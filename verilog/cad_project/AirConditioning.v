==> flow/design.v <==
module AirConditioning(temp, ideal, clk, out_temp);
		input [5:0] ideal;
		input clk;
		input [5:0] temp;
		output reg [5:0] out_temp;
		always @(posedge clk)
			begin
				if (temp < ideal)
					out_temp = temp + 1;
				else if (temp > ideal)
					out_temp = temp - 1;
				else
					out_temp = temp;
			end
endmodule
======== Tool chain data of AirConditioning ========
What the tools print for AirConditioning, step after step.
Line numbers count from 1 in the design file above.
Cell names lack the library's common part.
The mark -- stands for no value.
inputs
  top ..................................... AirConditioning
  clock ................................... clk
  library ................................. sky130hd
  timing corner ........................... tt_025C_1v80

======== Word-level counts ========
Yosys after proc, flatten, opt, wreduce and memory -nomap, before mapping. Enables and synchronous resets that opt folds into registers are not counted as muxes. Memory bits, and registers merged into a memory's read port (data or address), are not among the register bits. Print and check cells are not counted. Equal cells are merged and count once.
word-level totals
  register bits ........................... 6
  cells after elaboration ................. 7
operators by class
  $add $sub $neg .......................... 2
  order comparisons ....................... 2
  muxes and demuxes ....................... 2
operators with widths
  cell                                                         number
  6-bit two-way mux                                            2
  6-bit by 1-bit adder with 6-bit output with constant B       1
  6-bit by 1-bit subtractor with 6-bit output with constant B  1
  6-bit > comparator                                           1
  6-bit less-than comparator                                   1

======== Logic depth ========
Longest topological path by Yosys (ltp), each cell counted once; first at word level (registers and memories cut), then after technology mapping (sequential cells cut; the memories' decode and read muxes count).
depth
  word-level depth ........................ 3
  ABC_AREA ................................ 0
  gate-level depth with buffers ........... 7
  mapped depth without buffers ............ 7

======== Synthesis result ========
Yosys stat after the flow's synthesis: flattened, memories mapped to cells. It holds for the ABC_AREA given above (unset counts as 0); a run with the other value may have another netlist.
cells by type
  cell      number  area in all (µm²)
  dfxtp_1   6       120.115
  ha_1      8       100.096
  mux2i_1   4       40.038
  inv_1     7       26.275
  xor2_1    3       26.275
  o211ai_4  1       21.27
  nand3_1   4       20.019
  xnor2_1   2       17.517
  nor2_1    4       15.014
  and4_4    1       11.261
  nand2_1   3       11.261
  a21oi_1   2       10.01
  nand3_2   1       10.01
  o21ai_2   1       8.758
  a211oi_1  1       7.507
  and2_0    1       6.256
  and3_1    1       6.256
  nand2b_1  1       6.256
Other cell types: 3; their cells: 3.
synthesis totals
  cells in the netlist .................... 54
  chip area (Yosys) ....................... 481.7 µm²
  sequential area ......................... 120.1 µm²
  mapped flip-flops ....................... 6
  buffer cells ............................ 0

======== Worst setup path after synthesis ========
OpenSTA on the mapped netlist: ideal clock, no wires. The path of least setup slack (recovery checks aside). Input and output delay are each 20% of the period. Register names are those of the netlist, which keeps one name where synthesis merged equal registers.
path post-synthesis
  path type ............................... in2reg
  start point ............................. input port ideal[1]
  end point ............................... register out_temp[1]
  clock period ............................ 1.37 ns
  time at the first pin ................... 0.274 ns
  data arrival time ....................... 1.368 ns
  data required time ...................... 1.284 ns
  setup slack ............................. -0.083 ns
  delay of the path ....................... 1.180 ns
  stages .................................. 7
  path buffers ............................ 0
  synthesis period reached ................ 1.453 ns
"delay of the path" is the arrival time less input delay plus setup time.
"stages" counts driving pins, that of a launching flip-flop among them; a cell with two outputs on the path counts twice.
"synthesis period reached" = period - worst setup slack (recovery checks aside). The figure is calculated, with input and output delays left at 20% of the set period.
Between the ends stands the longest chain of elaborated cells between them, by number of cells; it is not shown to be the way that was timed. Of several equally long chains one is given.
A line is the first line of the expression or statement that the cell stems from. Yosys adds cells for indexed reads and writes and turns some case tables into memories.
At most two assigning lines are given for a register; there are more.
between the ends, post-synthesis
  path through ............................ inv_1 > ha_1 > nor2b_1 > o21ai_2 > o211ai_4 > and3_1 > a211oi_1
  length of the longest elaborated chain .. 3
ends and longest elaborated chain, post-synthesis
  element             RTL line  text
  start: declaration  2         input [5:0] ideal;
  6-bit > comparator  10        else if (temp > ideal)
  6-bit two-way mux   10
  6-bit two-way mux   8         if (temp < ideal)
  end: assignment     9         out_temp = temp + 1;
  end: assignment     11        out_temp = temp - 1;
  end: declaration    5         output reg [5:0] out_temp;

======== Path in the finished layout ========
From the final timing report of run 1: the path of least setup slack in the routed layout; clock arrival at registers is part of the times.
path post-layout
  path type ............................... in2reg
  start point ............................. input port ideal[5]
  end point ............................... register out_temp[2]
  clock period ............................ 2.45 ns
  time at the first pin ................... 0.49 ns
  data arrival time ....................... 2.21 ns
  data required time ...................... 2.61 ns
  setup slack ............................. 0.40 ns
  stages .................................. 8
  path buffers ............................ 1
Between the ends stands the longest chain of elaborated cells between them, by number of cells; it is not shown to be the way that was timed. Of several equally long chains one is given.
At most two assigning lines are given for a register; there are more.
between the ends, post-layout
  path through ............................ clkdlybuf4s50_1 > inv_1 > ha_1 > and4_4 > nand3_2 > and2_0 > mux2i_1 > xnor2_1
  length of the longest elaborated chain .. 3
ends and longest elaborated chain, post-layout
  element             RTL line  text
  start: declaration  2         input [5:0] ideal;
  6-bit > comparator  10        else if (temp > ideal)
  6-bit two-way mux   10
  6-bit two-way mux   8         if (temp < ideal)
  end: assignment     9         out_temp = temp + 1;
  end: assignment     11        out_temp = temp - 1;
  end: declaration    5         output reg [5:0] out_temp;

Top module AirConditioning; platform sky130hd; tools Yosys and OpenROAD; 2 stored runs in no particular order. Input and output delays are each 20% of the period that was set; the output load is 0.01 pF.
"achieved clock period (ns)" means the clock period less the worst setup slack. The figure is calculated, with input and output delays left at 20% of the set period.
"finish__power__total" is the tool's figure for a default switching activity; nothing was simulated.

Flow files of run 1
==> flow/run.sh <==
#!/bin/bash
# the make line also repeats the synthesis and layout settings of config.mk as NAME=value (left out here)
make -C /OpenROAD-flow-scripts/flow DESIGN_CONFIG=/design/flow/config.mk WORK_HOME=/design/flow/orfs CLKGATE_MAP_FILE= finish
==> flow/config.mk <==
export PLATFORM = sky130hd
export DESIGN_NAME = AirConditioning
export DESIGN_NICKNAME = AirConditioning
export VERILOG_FILES = /design/flow/design.v
export SDC_FILE = /design/flow/constraint.sdc
export NUM_CORES = 4
export LEC_CHECK = 0
export CAP_MARGIN = 20
export CELL_PAD_IN_SITES_DETAIL_PLACEMENT = 1
export CORE_ASPECT_RATIO = 1.23
export CORE_MARGIN = 2
export CORE_UTILIZATION = 37
export GPL_ROUTABILITY_DRIVEN = 0
export PLACE_DENSITY_LB_ADDON = 0.03
export SETUP_SLACK_MARGIN = -0.14
export SLEW_MARGIN = 20
export TNS_END_PERCENT = 90
==> flow/constraint.sdc <==
create_clock -name core_clock -period 2.45 [get_ports {clk}]
set_input_delay 0.4900 -clock core_clock [delete_from_list [all_inputs] [get_ports {clk}]]
set_output_delay 0.4900 -clock core_clock [all_outputs]
set_load 0.01 [all_outputs]

report of run 1
yosys chip area after synthesis (um^2): 481.7
finish__design__die__area: 1608.1
finish__design__instance__utilization: 0.5929
finish__timing__setup__ws: 0.399
finish__timing__setup__tns: 0.000
finish__timing__hold__ws: 0.893
finish__power__total: 3.143e-04
achieved clock period (ns): 2.051

Flow files of run 2
==> flow/run.sh <==
#!/bin/bash
# the make line also repeats the synthesis and layout settings of config.mk as NAME=value (left out here)
make -C /OpenROAD-flow-scripts/flow DESIGN_CONFIG=/design/flow/config.mk WORK_HOME=/design/flow/orfs CLKGATE_MAP_FILE= finish
==> flow/config.mk <==
export PLATFORM = sky130hd
export DESIGN_NAME = AirConditioning
export DESIGN_NICKNAME = AirConditioning
export VERILOG_FILES = /design/flow/design.v
export SDC_FILE = /design/flow/constraint.sdc
export NUM_CORES = 4
export LEC_CHECK = 0
export CAP_MARGIN = 10
export CELL_PAD_IN_SITES_GLOBAL_PLACEMENT = 0
export CORE_MARGIN = 3
export CORE_UTILIZATION = 33
export GPL_TIMING_DRIVEN = 1
export PLACE_DENSITY_LB_ADDON = 0.05
export SETUP_SLACK_MARGIN = 0.53
export SLEW_MARGIN = 20
export TNS_END_PERCENT = 85
==> flow/constraint.sdc <==
create_clock -name core_clock -period 2.32 [get_ports {clk}]
set_input_delay 0.4640 -clock core_clock [delete_from_list [all_inputs] [get_ports {clk}]]
set_output_delay 0.4640 -clock core_clock [all_outputs]
set_load 0.01 [all_outputs]

report of run 2
yosys chip area after synthesis (um^2): 481.7
finish__design__die__area: 1954.1
finish__design__instance__utilization: 0.5985
finish__timing__setup__ws: 0.648
finish__timing__setup__tns: 0.000
finish__timing__hold__ws: 0.567
finish__power__total: 3.474e-04
achieved clock period (ns): 1.672
